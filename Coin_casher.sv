==> flow/design.v <==
module CoinCahser(
    input   clk, return_coin, timer_finish, coin_insert, game_finish,  
    input   [2:0] inserted_coin,           
    output  timer_en, coin_reject, eat_coins, reset_timer, spit_coin, wait_ready, game_start     
);
    logic [11:0] state = 12'b0;
    parameter power_on          = 12'b0;             
    parameter wait_game_start   = 12'b1;             
    parameter check_coin        = 12'b10;            
    parameter spit_all_coin     = 12'b100;           
    parameter check_coin_num    = 12'b1000;          
    parameter reject_coin       = 12'b10000;         
    parameter start_game        = 12'b100000;        
    parameter wait_game_fin     = 12'b10000000;      
    parameter start_timer       = 12'b100000000;     
    parameter incr_coin_count   = 12'b1000000000;    
    logic [3:0] coin_counter = 4'd0;     
    parameter desired_coin_type = 3'b100;
    parameter desired_coin_num  = 4'd3;
    always_ff @(posedge clk) begin 
        case(state)
            power_on:       state <= wait_game_start;
            wait_game_start: begin
                if(return_coin || timer_finish)
                    state <= spit_all_coin;
                else if(coin_insert)
                    state <= check_coin;
                else
                    state <= wait_game_start;
            end
            check_coin: begin
                if(inserted_coin == desired_coin_type)  
                    state <= check_coin_num;
                else
                    state <= reject_coin;
            end
            spit_all_coin: begin
                state <= wait_game_start;
                coin_counter <= 4'd0;    
            end 
            check_coin_num: begin
                if((coin_counter + 1'b1) == desired_coin_num)    
                    state <= start_game;
                else if ((coin_counter + 1'b1) == 4'd1)
                    state <= start_timer;
                else 
                    state <= incr_coin_count;
            end
            reject_coin:    state <= wait_game_start;
            start_game: begin
                state <= wait_game_fin;
                coin_counter <= 4'd0;    
            end     
            wait_game_fin:  state <= game_finish ? wait_game_start : wait_game_fin;
            start_timer:    state <= incr_coin_count;
            incr_coin_count: begin 
                state <= wait_game_start;
                coin_counter <= coin_counter + 4'b1;
            end 
            default: state <= wait_game_start;
        endcase
    end
    assign timer_en     = state[8];
    assign coin_reject  = state[4] || state[5];
    assign eat_coins    = state[5];
    assign reset_timer  = state[5] || state[2];
    assign spit_coin    = state[2];
    assign wait_ready   = state[0];  
    assign game_start   = state[5];
endmodule
### From RTL to reports: CoinCahser

Tool output for the design above, in the order of the flow.
Lines are those of the file above, counted from 1.
Cell names lack the library's common part.
The mark - stands for no value.

| set-up | value |
|---|---|
| top | CoinCahser |
| clock port | clk |
| standard-cell library | sky130hd |
| library corner | tt_025C_1v80 |

### After elaboration

Counts by Yosys on the flattened word-level netlist (proc, flatten, opt, wreduce; memories kept). Register bits leave out memories and registers merged into their read ports (data or address). Print and check cells are left out.

| bit counts | value |
|---|---|
| flip-flop bits (word level) | 16 |
| input bits | 8 |

| cells by class | value |
|---|---|
| add/sub/neg operators | 2 |
| equality and inequality tests | 11 |
| multiplexer cells | 8 |
| reductions and logical operators | 5 |

Operator list:

| operator | number |
|---|---|
| 12-bit case mux with 6-bit select | 1 |
| 10-bit two-way mux | 2 |
| 12-bit by 1-bit equality test with 1-bit output with constant B | 1 |
| 12-bit by 10-bit equality test with 1-bit output with constant B | 1 |
| 12-bit by 2-bit equality test with 1-bit output with constant B | 1 |
| 12-bit by 3-bit equality test with 1-bit output with constant B | 1 |
| 12-bit by 4-bit equality test with 1-bit output with constant B | 1 |
| 12-bit by 6-bit equality test with 1-bit output with constant B | 1 |
| 12-bit by 8-bit equality test with 1-bit output with constant B | 1 |
| 12-bit by 9-bit equality test with 1-bit output with constant B | 1 |
| 4-bit by 1-bit adder with 4-bit output with constant B | 2 |
| 4-bit case mux with 2-bit select | 1 |
| 8-bit two-way mux | 1 |
| 5-bit two-way mux | 1 |
| 4-bit by 1-bit equality test with 1-bit output with constant B | 1 |
| 4-bit by 2-bit equality test with 1-bit output with constant B | 1 |
| 1-bit logical OR | 3 |
| 3-bit equality test with constant B | 1 |
| 3-bit two-way mux | 1 |
| 2-bit nonzero test | 1 |
| 2-bit OR reduction | 1 |
| 2-bit two-way mux | 1 |

### Depth

Depth = most cells in a row (Yosys ltp): at word level without a register or memory, in the mapped netlist without a sequential cell, where the memories' decode and read muxes count.

| depth | value |
|---|---|
| depth after elaboration | 5 |
| ABC_AREA | 1 |
| gate-level depth with buffers | 8 |

### Synthesis result

Yosys stat after the flow's synthesis: flattened, memories mapped to cells. It holds for the ABC_AREA given above (unset counts as 0); a run with the other value may have another netlist.
The area totals of this step are shown rounded.

Cell types:

| cell type | number | total area (um2) |
|---|---|---|
| dfxtp_1 | 9 | 180.173 |
| edfxtp_1 | 4 | 120.115 |
| nor2_1 | 21 | 78.826 |
| nand2_1 | 19 | 71.318 |
| inv_1 | 17 | 63.811 |
| nand3_1 | 11 | 55.053 |
| ha_1 | 3 | 37.536 |
| nand4_1 | 2 | 12.512 |
| nor2_4 | 1 | 11.261 |
| nand3_2 | 1 | 10.01 |
| nor3_2 | 1 | 10.01 |
| o21ai_0 | 2 | 10.01 |
| xnor2_1 | 1 | 8.758 |
| buf_4 | 1 | 7.507 |
| o31ai_1 | 1 | 7.507 |
| nand2_2 | 1 | 6.256 |
| nor2_2 | 1 | 6.256 |
| or2_2 | 1 | 6.256 |

Not listed: further types 3, cells in them 3.

| mapped netlist | value |
|---|---|
| mapped cells | 100 |
| cell area after synthesis | 0.000717 mm2 |
| mapped flip-flops | 13 |

### Timing after synthesis

Path of least setup slack by OpenSTA after synthesis, without wires, with an ideal clock, recovery checks aside; 20% of the period is set as input and as output delay. Where synthesis merged equal registers, the netlist keeps one of their names.

| path after synthesis | value |
|---|---|
| path kind | register to register |
| from | register state[5] |
| to | register coin_counter[0] |
| period | 3000 ps |
| time at the first pin | 0 ps |
| arrival | 1012 ps |
| required time | 2687 ps |
| setup slack | 1676 ps |
| delay of the path | 1325 ps |
| stages | 6 |
| path buffers | 0 |
| synthesis period reached | 1324 ps |

"delay of the path" is the arrival time less input delay plus setup time.
"stages" counts driving pins, that of a launching flip-flop among them; a cell with two outputs on the path counts twice.
"synthesis period reached" = period - worst setup slack (recovery checks aside). The figure is calculated, with input and output delays left at 20% of the set period.
Between the ends stands the longest chain of elaborated cells between them, by number of cells; it is not shown to be the way that was timed. Of several equally long chains one is given.
A line is the first line of the expression or statement that the cell stems from. Yosys adds cells for indexed reads and writes and turns some case tables into memories.
A register here has more assigning lines than the two given.
The path ends at the enable pin of a flip-flop; only ways to that pin are counted.

| on the way, after synthesis | value |
|---|---|
| cell sequence | dfxtp_1 inv_1 nand2_2 nor3_1 nand3_1 nand3_1 |
| cells in the longest elaborated chain | 3 |
| elaborated cells on any way between the ends | 5 |
| source lines of those cells | 1 |
| classes of those cells | eq/ne (3); reduce/logical (2) |

RTL lines, path after synthesis:

| element | RTL line | RTL |
|---|---|---|
| from (decl) | 6 | `logic [11:0] state = 12'b0;` |
| from (assign) | 22 | `power_on:       state <= wait_game_start;` |
| from (assign) | 25 | `state <= spit_all_coin;` |
| 12-bit by 6-bit equality test with 1-bit output | 21 | `case(state)` |
| 2-bit OR reduction | - |  |
| 2-bit nonzero test | - |  |
| to (assign) | 39 | `coin_counter <= 4'd0;` |
| to (assign) | 58 | `coin_counter <= coin_counter + 4'b1;` |
| to (decl) | 17 | `logic [3:0] coin_counter = 4'd0;` |

Some nets on the timed path still bear RTL names; the line given drives or declares the net.

Named nets, after synthesis:

| signal | RTL line | RTL |
|---|---|---|
| coin_reject | 64 | `assign coin_reject  = state[4] \|\| state[5];` |

### Worst path after layout

From the final timing report of flow run A: the path of least setup slack in the routed layout; clock arrival at registers is part of the times.
The path's times are printed in steps of 10 ps; the period is the one set.

| path after layout | value |
|---|---|
| path kind | register to output |
| from | register state[5] |
| to | output coin_reject |
| period | 3000 ps |
| output delay | 600 ps |
| time at the first pin | 280 ps |
| arrival | 1420 ps |
| required time | 2400 ps |
| setup slack | 980 ps |
| stages | 4 |
| path buffers | 1 |

Between the ends stands the longest chain of elaborated cells between them, by number of cells; it is not shown to be the way that was timed. Of several equally long chains one is given.
A register here has more assigning lines than the two given.

| on the way, after layout | value |
|---|---|
| cell sequence | dfxtp_1 inv_1 nand2_2 clkdlybuf4s50_1 |
| cells in the longest elaborated chain | 1 |
| elaborated cells on any way between the ends | 1 |
| source lines of those cells | 1 |
| classes of those cells | reduce/logical (1) |

RTL lines, path after layout:

| element | RTL line | RTL |
|---|---|---|
| from (decl) | 6 | `logic [11:0] state = 12'b0;` |
| from (assign) | 22 | `power_on:       state <= wait_game_start;` |
| from (assign) | 25 | `state <= spit_all_coin;` |
| 1-bit logical OR | 64 | `assign coin_reject  = state[4] \|\| state[5];` |
| to (decl) | 4 | `output  timer_en, coin_reject, eat_coins, reset_timer, spit_coin, wait_ready, game_start` |

Data sheet: physical implementation of CoinCahser

Flow measurements of CoinCahser on sky130hd: 2 stored runs with different settings, listed in no order. Input and output delays are each 20% of the period that was set; the output load is 0.01 pF.
"reached clock period" is the run's clock period less its worst setup slack. It is reckoned from that one timing run; input and output delays stay at 20% of the period that was set.
By "allowed time less slack (worst setup path)" is meant the share of the clock period that the worst setup path is allowed (20% is reserved at inputs, 20% at outputs), minus its slack. Clock arrival times at its registers enter into it.
"power": no workload was simulated; the value follows from the tool's default switching activity.
"allowed time less slack (worst setup path)" is given in steps of 10 ps.
Values from the reports are rounded here.

#### Flow run A

| setting | value |
|---|---|
| period_ns | `3.0` |
| CORE_UTILIZATION | `25` |
| PLACE_DENSITY_LB_ADDON | `0.01` |
| CORE_MARGIN | `5` |
| CELL_PAD_IN_SITES_DETAIL_PLACEMENT | `2` |
| TNS_END_PERCENT | `25` |
| ABC_AREA | `1` |
| GPL_TIMING_DRIVEN | `1` |
| GPL_ROUTABILITY_DRIVEN | `1` |
| CTS_CLUSTER_SIZE | `60` |
| SLEW_MARGIN | `10` |
| MIN_ROUTING_LAYER | `met2` |
| CAP_MARGIN | `20` |

| result | value |
|---|---|
| worst-case hold slack | 621 ps |
| power | 0.497 mW |
| reached clock period | 2021 ps |
| smallest setup slack | 979 ps |
| allowed time less slack (worst setup path) | 1420 ps |
| class of the worst setup path | register to output |
| total die area | 0.00404 mm2 |
| cell area after synthesis | 0.000717 mm2 |
| utilization of the finished layout | 33.2% |
| standard-cell area after routing | 0.000915 mm2 |
| total negative slack on setup checks | 0 ps |

#### Flow run B

| setting | value |
|---|---|
| period_ns | `3.29` |
| CORE_UTILIZATION | `18` |
| PLACE_DENSITY_LB_ADDON | `0.18` |
| HOLD_SLACK_MARGIN | `0.03` |
| CORE_ASPECT_RATIO | `0.89` |
| CELL_PAD_IN_SITES_GLOBAL_PLACEMENT | `3` |
| GPL_TIMING_DRIVEN | `1` |
| MAX_ROUTING_LAYER | `met4` |
| CAP_MARGIN | `20` |
| CORE_MARGIN | `2` |
| SLEW_MARGIN | `20` |

| result | value |
|---|---|
| worst-case hold slack | 563 ps |
| power | 0.579 mW |
| reached clock period | 2160 ps |
| smallest setup slack | 1130 ps |
| allowed time less slack (worst setup path) | 1500 ps |
| class of the worst setup path | register to output |
| total die area | 0.00463 mm2 |
| cell area after synthesis | 0.000738 mm2 |
| utilization of the finished layout | 25.2% |
| standard-cell area after routing | 0.000968 mm2 |
| total negative slack on setup checks | 0 ps |
